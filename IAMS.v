==> flow/design.v <==
`timescale 1ns / 1ps
module IAMS
#(
    parameter MESSAGE_WIDTH = 4,
    parameter PROBABILITY_WIDTH = 6,
    parameter M = 2,
    parameter N = 4
)(
    input clk,
    input rst,
    input decode_enable,
    input load_input,
    input [MESSAGE_WIDTH-1:0] gamma_input,
    output reg [N-1:0] codeword,
    output reg calculated
    );
    localparam max_iter = 10;
    localparam layers = 4;
    localparam H_row = 4;
    localparam H_col = 2;
    integer row, col, cycle_count;
    reg signed [MESSAGE_WIDTH-1:0] H [0:H_row][0:H_col];
    reg signed [MESSAGE_WIDTH-1:0] alpha [0:M-1][0:N-1];
    reg signed [MESSAGE_WIDTH-1:0] beta [0:N-1][0:M-1];
    reg signed [1:0] tau [0:M-1][0:N-1];
    reg signed [MESSAGE_WIDTH-1:0] lambda;
    reg signed [PROBABILITY_WIDTH-1:0] gamma [0:N-1];
    reg [N-1:0] codeword_intermediate;
    reg [3:0] state;
    integer i,j;
    integer iteration,l;
    wire condition1,condition2,condition3,condition4,condition5,condition6,condition7;
    wire min_finder_unit_enable;
    wire [MESSAGE_WIDTH-1:0] min_finder_unit_input;
    wire [MESSAGE_WIDTH-1:0] min_value1,min_value2,min_index1,min_index2;
    reg signed [1:0] negative_one;
    find_min_secondmin
    #(
        .DATA_WIDTH(MESSAGE_WIDTH),
        .SIZE(N)
     ) min_finder_unit(
        .clk(clk),
        .rst(rst),
        .enable(min_finder_unit_enable),
        .index(cycle_count),
        .value(min_finder_unit_input),
        .min_value1(min_value1),
        .min_value2(min_value2),
        .min_index1(min_index1),
        .min_index2(min_index2)        
     );
     reg signed [MESSAGE_WIDTH-1:0] vector_out [0:H_col];
     genvar e;
     generate
        for(e=0;e<H_col;e=e+1)
        begin
            always @(posedge clk)
            begin
                if(rst || state == 0)
                begin
                    vector_out[e] <= 0;
                end
                else if(state == 6)
                begin
                    vector_out[e] <= vector_out[e] + H[cycle_count][e] * codeword_intermediate[cycle_count];
                end
            end
        end
     endgenerate
     reg all_zeroes;
    always @(posedge clk)
    begin
        if(rst)
        begin
            for(i=0;i<M;i=i+1)
            begin
                for(j=0;j<N;j=j+1)
                begin
                    alpha[i][j] <= 0;
                end
            end
            row <= 0;
            col <= 0;
            cycle_count <= 0;
            state <= 0;
            negative_one <= -1;
            lambda <= 1;
            iteration <= 1;
            l <= 1;
            calculated <= 0;
            all_zeroes <= 1;
        end
        else
        begin
            case (state)
                0:
                    begin
                        if(load_input)
                        begin
                            gamma[cycle_count] <= gamma_input;
                            if(cycle_count < N-1)
                            begin
                                cycle_count <= cycle_count + 1;
                            end
                            else
                            begin
                                cycle_count <= 0;
                                state <= state + 1;
                            end
                        end
                    end
                1:
                    begin
                        if(condition1)
                        begin
                            beta[row][col] <= gamma[row] - alpha[col][row];
                        end
                        tau[col][row] <= 1;
                        if(col < M-1)
                        begin
                            col <= col + 1;
                        end
                        else
                        begin
                            col <= 0;
                            if(row < N-1)
                            begin
                                row <= row + 1;
                            end
                            else
                            begin
                                row <= 0;
                                state <= state + 1;
                            end
                        end
                    end
                2:
                    begin
                        if(condition2)
                        begin
                            if(beta[col][row] < 0)
                            begin
                                tau[row][col] <= tau[row][col] * negative_one;
                            end
                            else if(beta[col][row] == 0)
                            begin
                                tau[row][col] <= tau[row][col] * 0;
                            end
                        end
                        if(col < N-1)
                        begin
                            col <= col + 1;
                        end
                        else
                        begin
                            col <= 0;
                            if(row < M-1)
                            begin
                                row <= row + 1;
                            end
                            else
                            begin
                                row <= 0;
                                state <= state + 1;
                            end
                        end
                    end
                3:
                    begin
                        if(cycle_count < M-1)  
                        begin
                            cycle_count <= cycle_count + 1;
                        end
                        else
                        begin
                            cycle_count <= 0;
                            if(condition3)
                            begin
                                if(min_value1 > lambda)
                                begin
                                    alpha[row][col] <= tau[row][col] * (min_value1 - lambda);
                                end
                                else
                                begin
                                    alpha[row][col] <= 0;
                                end
                            end
                            else
                            begin
                            end
                            if(col < N-1)
                            begin
                                col <= col + 1;
                            end
                            else
                            begin
                                col <= 0;
                                if(row < M-1)
                                begin
                                    row <= row + 1;
                                end
                                else
                                begin
                                    row <= 0;
                                    state <= state + 1;
                                end
                            end
                        end
                    end
                4:
                    begin
                        if(condition4)
                        begin
                            gamma[row] <= beta[row][col] + alpha[col][row];
                        end
                        if(col < M-1)
                        begin
                            col <= col + 1;
                        end
                        else
                        begin
                            col <= 0;
                            if(row < N-1)
                            begin
                                row <= row + 1;
                            end
                            else
                            begin
                                row <= 0;
                                if(l < layers)
                                begin
                                    l <= l + 1;
                                    state <= 1;
                                end
                                else
                                begin
                                    state <= state + 1;
                                end
                            end
                        end
                    end
                5:
                    begin
                        if(gamma[cycle_count] >= 0)
                        begin
                            codeword_intermediate[cycle_count] <= 0;
                        end
                        else 
                        begin
                            codeword_intermediate[cycle_count] <= 1;
                        end
                        if(cycle_count < N-1)
                        begin
                            cycle_count <= cycle_count + 1;
                        end
                        else
                        begin
                            cycle_count <= 0;
                            state <= state + 1;
                        end
                    end
                6:
                    begin
                        if(cycle_count < N-1)
                        begin
                            cycle_count <= cycle_count + 1;
                        end
                        else
                        begin
                            cycle_count <= 0;
                            state <= state + 1;
                            all_zeroes <= 1;
                        end
                    end
                7:
                    begin
                        if(cycle_count < H_col)
                        begin
                            cycle_count <= cycle_count + 1;
                            if(vector_out[cycle_count] != 0)
                            begin
                                all_zeroes <= 0;
                            end
                        end
                        else
                        begin
                            cycle_count <= 0;
                            state <= state + 1;
                        end                    
                    end
                8:
                    begin
                        if(all_zeroes)
                        begin
                            state <= state + 1;
                        end
                        else 
                        begin
                            if(iteration < max_iter)
                            begin
                                iteration <= iteration + 1;
                                l <= 0;
                                state <= 1;
                            end
                            else
                            begin
                                state <= state + 1;
                            end                        
                        end
                    end
                9:
                    begin
                        codeword[cycle_count] <= codeword_intermediate[cycle_count];
                        if(cycle_count < N-1)
                        begin
                            cycle_count <= cycle_count + 1;
                        end
                        else
                        begin
                            cycle_count <= 0;
                            state <= state + 1;
                            calculated <= 1;
                        end                       
                    end
                 10:
                    begin
                    end
            endcase
        end
    end
endmodule
`timescale 1ns / 1ps
module find_min_secondmin
#(
    parameter DATA_WIDTH = 6,
    parameter SIZE = 8
)(
    input clk,
    input rst,
    input enable,
    input [DATA_WIDTH-1:0] index,
    input signed [DATA_WIDTH-1:0] value,
    output reg [DATA_WIDTH-1:0] min_value1,
    output reg [DATA_WIDTH-1:0] min_value2,
    output reg [DATA_WIDTH-1:0] min_index1,
    output reg [DATA_WIDTH-1:0] min_index2
);
    wire signed [DATA_WIDTH-1:0] abs_value;
    assign abs_value = value[DATA_WIDTH-1] ? -value : value;
    always @(posedge clk)
    begin
        if(rst)
        begin
            min_index1 <= {DATA_WIDTH{1'b0}};
            min_index2 <= {DATA_WIDTH{1'b0}};
            min_value1 <= {1'b0,{DATA_WIDTH-1{1'b1}}};
            min_value2 <= {1'b0,{DATA_WIDTH-1{1'b1}}};
        end
        else if(enable)
        begin
            if(index < SIZE)
            begin
                if(abs_value <= min_value1)
                begin
                    min_value2 <= min_value1;
                    min_index2 <= min_index1;
                    min_value1 <= abs_value;
                    min_index1 <= index;
                end
                else if(abs_value < min_value2)
                begin
                    min_value2 <= abs_value;
                    min_index2 <= index;
                end
            end
        end
    end
endmodule
# Step by step through the tools: IAMS
# The steps from the RTL of IAMS to its reports follow in flow order.
# Lines are those of the file above, counted from 1.
# Cell names lack the library's common part.
# A cell with n/a has no value.
# design
top	IAMS
clock	clk
library	sky130hd
lib_corner	tt_025C_1v80

# Elaborated design
# Counts by Yosys on the flattened word-level netlist (proc, flatten, opt, wreduce). Print and check cells are left out.
# Yosys's memory passes give these memory sizes; they may raise the number of words (mostly to a power of two), join words into wider ones and drop unused or constant bits.
# bits
elab_cells	241
mem_count	4
input_bits	8
output_inout_bits	5
ramBits	104
reg_bits	186
# memory_table
name	size	width	line_no	source
alpha	8	4	23	reg signed [MESSAGE_WIDTH-1:0] alpha [0:M-1][0:N-1];
beta	8	4	24	reg signed [MESSAGE_WIDTH-1:0] beta [0:N-1][0:M-1];
gamma	4	6	27	reg signed [PROBABILITY_WIDTH-1:0] gamma [0:N-1];
tau	8	2	25	reg signed [1:0] tau [0:M-1][0:N-1];
# classes
n_shift	5
n_mux	122
n_addsub	18
n_mul	3
reduce_logical	25
n_cmp	14
bitwise	12
eq_ne	25
# op_table
operator	n
two-way mux 32 bit	17
parallel mux 32 bit (select 3 bit)	2
adder 32 x 2 -> 32 bit with constant B	5
less-than comparator 32 x 3 -> 1 bit with constant B	4
parallel mux 32 bit (select 4 bit)	1
two-way mux 4 bit	27
variable shift 1 x 33 -> 4 bit with constant A	3
less-than comparator 32 x 2 -> 1 bit with constant B	3
parallel mux 32 bit (select 2 bit)	1
two-way mux 2 bit	22
two-way mux 6 bit	7
two-way mux 1 bit	36
variable shift 1 x 33 -> 4 bit	1
negator 32 -> 33 bit	1
less-than comparator 32 x 4 -> 1 bit with constant B	1
less-than comparator 32 x 5 -> 1 bit with constant B	1
indexed select 4 x 32 -> 1 bit	1
parallel mux 4 bit (select 8 bit)	1
!= test 2 bit with constant B	14
two-way mux 3 bit	6
equality test 4 x 3 -> 1 bit with constant B	4
adder 3 bit	4
bitwise OR 4 bit	3
parallel mux 4 bit (select 3 bit)	1
nonzero test 10 bit	1
AND reduction 2 bit	5
AND reduction 3 bit	3
multiplier 2 x 4 -> 4 bit	1
# Not listed: further kinds 35, cells in them 48.

# Longest topological paths
# Longest topological path by Yosys (ltp), each cell counted once; first at word level (registers and memories cut), then after technology mapping (sequential cells cut; the memories' decode and read muxes count).
# depth
word_depth	9
abc_area	0
ltp_mapped	12
ltp_nobuf	10

# Mapped cells and area
# The flow's flattened synthesis, as Yosys stat reports it; memories are mapped. The netlist is that of the ABC_AREA named above (0 if unset); the other value can give another one.
# Totals and module areas in this step are rounded.
# synth_totals
stdcells	1214
ffs	174
synth_area_um2	9700
buf_cells	68
# by_type
cell_type	n	area_total_um2
dfxtp_1	166	3.32E+03
nor2_1	183	686.909
xor2_1	73	639.363
xnor2_1	51	446.678
nand4_1	57	356.592
nand2_1	92	345.331
nand3_1	64	320.307
nor4_1	48	300.288
edfxtp_1	8	240.23
a21oi_1	45	225.216
o21ai_0	42	210.202
clkbuf_1	55	206.448
or3_1	30	187.68
nor3_1	36	180.173
ha_1	13	162.656
and4_1	18	157.651
inv_1	38	142.637
and3_1	21	131.376
# Other cell types: 61; their cells: 174.

# Worst setup path after synthesis
# Source: OpenSTA report_checks on the synthesized netlist (no wires, ideal clock, input and output delay 20% of the period each), path of least setup slack; recovery checks are left aside. Register names are those of the netlist, which keeps one name where synthesis merged equal registers.
# synth_path
kind	register to register
start	register cycle_count[0]
end	register codeword[2]
path_delay_ps	3507
required_time_ps	4678
path_slack_ps	1433
period_ps	4940
arrival_ps	3245
driving_pins	13
setup_time_ps	262
synth_period_reached_ps	3507
# "path_delay_ps" is the arrival time less input delay plus setup time.
# "driving_pins": output pins that drive a net of the path, with the launching flip-flop's if there is one; two outputs of one cell count as two.
# "synth_period_reached_ps" is the clock period less the worst setup slack; recovery checks do not enter. This is arithmetic on one report: input and output delays are still those of the set period (20% each).
# Between the ends stands the longest chain of elaborated cells between them, by number of cells; it is not shown to be the way that was timed. Of several equally long chains one is given.
# Each line given opens the expression or statement behind the cell; cells for indexed reads and writes are added by Yosys, which also makes memories of some case tables.
# At most two assigning lines are given for a register; there are more.
# Where a signal picks the word or bit written, the line may be left out of the assigning lines.
# synth_between
path_cell_list	dfxtp_1 > buf_1 > inv_1 > ha_1 > or3b_2 > clkbuf_1 > nor3_1 > nand4_1 > a221o_1 > a211oi_2 > nand4bb_2 > nor4_4 > mux2_1
elab_chain_len	5
cells_between	7
classes_between	add/sub (1); shift (3); logic (3)
# synth_lines
item	line_no	source
from (decl)	21	integer row, col, cycle_count;
from (assign)	103	cycle_count <= cycle_count + 1;
from (assign)	172	cycle_count <= cycle_count + 1;
negator 32 -> 33 bit	313	codeword[cycle_count] <= codeword_intermediate[cycle_count];
variable shift 1 x 33 -> 4 bit	313
NOT 4 bit	313
bitwise AND 4 bit	313
bitwise OR 4 bit	313
to (decl)	14	output reg [N-1:0] codeword,

# Worst path after layout
# From the final timing report of run 1: the path of least setup slack in the routed layout; clock arrival at registers is part of the times.
# The path's times are printed in steps of 10 ps; the period is the one set.
# layout_path
kind	register to register
start	register cycle_count[7]
end	register codeword[2]
required_time_ps	4270
arrival_ps	3450
path_slack_ps	820
setup_time_ps	240
driving_pins	10
period_ps	4060
# Between the ends stands the longest chain of elaborated cells between them, by number of cells; it is not shown to be the way that was timed. Of several equally long chains one is given.
# At most two assigning lines are given for a register; there are more.
# Where a signal picks the word or bit written, the line may be left out of the assigning lines.
# layout_between
path_cell_list	dfxtp_4 > or4_4 > buf_6 > nor4_4 > nand4_1 > a221o_1 > a211oi_4 > nand4bb_4 > nor4_4 > mux2_4
elab_chain_len	5
cells_between	7
classes_between	add/sub (1); shift (3); logic (3)
# layout_lines
item	line_no	source
from (decl)	21	integer row, col, cycle_count;
from (assign)	103	cycle_count <= cycle_count + 1;
from (assign)	172	cycle_count <= cycle_count + 1;
negator 32 -> 33 bit	313	codeword[cycle_count] <= codeword_intermediate[cycle_count];
variable shift 1 x 33 -> 4 bit	313
NOT 4 bit	313
bitwise AND 4 bit	313
bitwise OR 4 bit	313
to (decl)	14	output reg [N-1:0] codeword,

# Record of 2 stored runs of the RTL-to-layout flow on IAMS, platform sky130hd. The runs are unordered. Constraints: input delay and output delay 20% of the set period each, output load 0.01 pF.
# "achieved_clock_period_ps" = clock period - worst setup slack. The figure is calculated, with input and output delays left at 20% of the set period.
# "timing.worst_path_ps": the worst setup path's part of the clock period (all of it between registers, 20% less for each end at a port) less its slack. A launch clock that arrives late makes it longer, a capture clock that arrives late makes it shorter.
# "power_total_w" is the tool's figure for a default switching activity; nothing was simulated.
# "timing.worst_path_ps" is known to 10 ps.
# Values from the reports are rounded here.
# A setting shown as . is not set for that run.
run	period_ns	CORE_UTILIZATION	SETUP_SLACK_MARGIN	PLACE_DENSITY_LB_ADDON	CELL_PAD_IN_SITES_GLOBAL_PLACEMENT	CELL_PAD_IN_SITES_DETAIL_PLACEMENT	CTS_CLUSTER_DIAMETER	MIN_ROUTING_LAYER	CAP_MARGIN	CORE_MARGIN	SLEW_MARGIN	synthArea_um2	die_area_um2	finish.stdcell_area_um2	finish.utilization_frac	setup_worst_slack_ps	setupTns_ps	timing.hold.ws_ps	power_total_w	achieved_clock_period_ps	timing.worst_path_ps	worst_path_kind
run 1	4.06	27	1.13	0.23	2	1	369	met2	20	2	20	9700	37000	12000	0.33	820	0	450	0.0049	3240	3240	register to register
run 2	6.37	40	.	.	.	.	.	.	20	2	20	9700	25000	10000	0.44	2000	0	440	0.0028	4337	4340	register to register
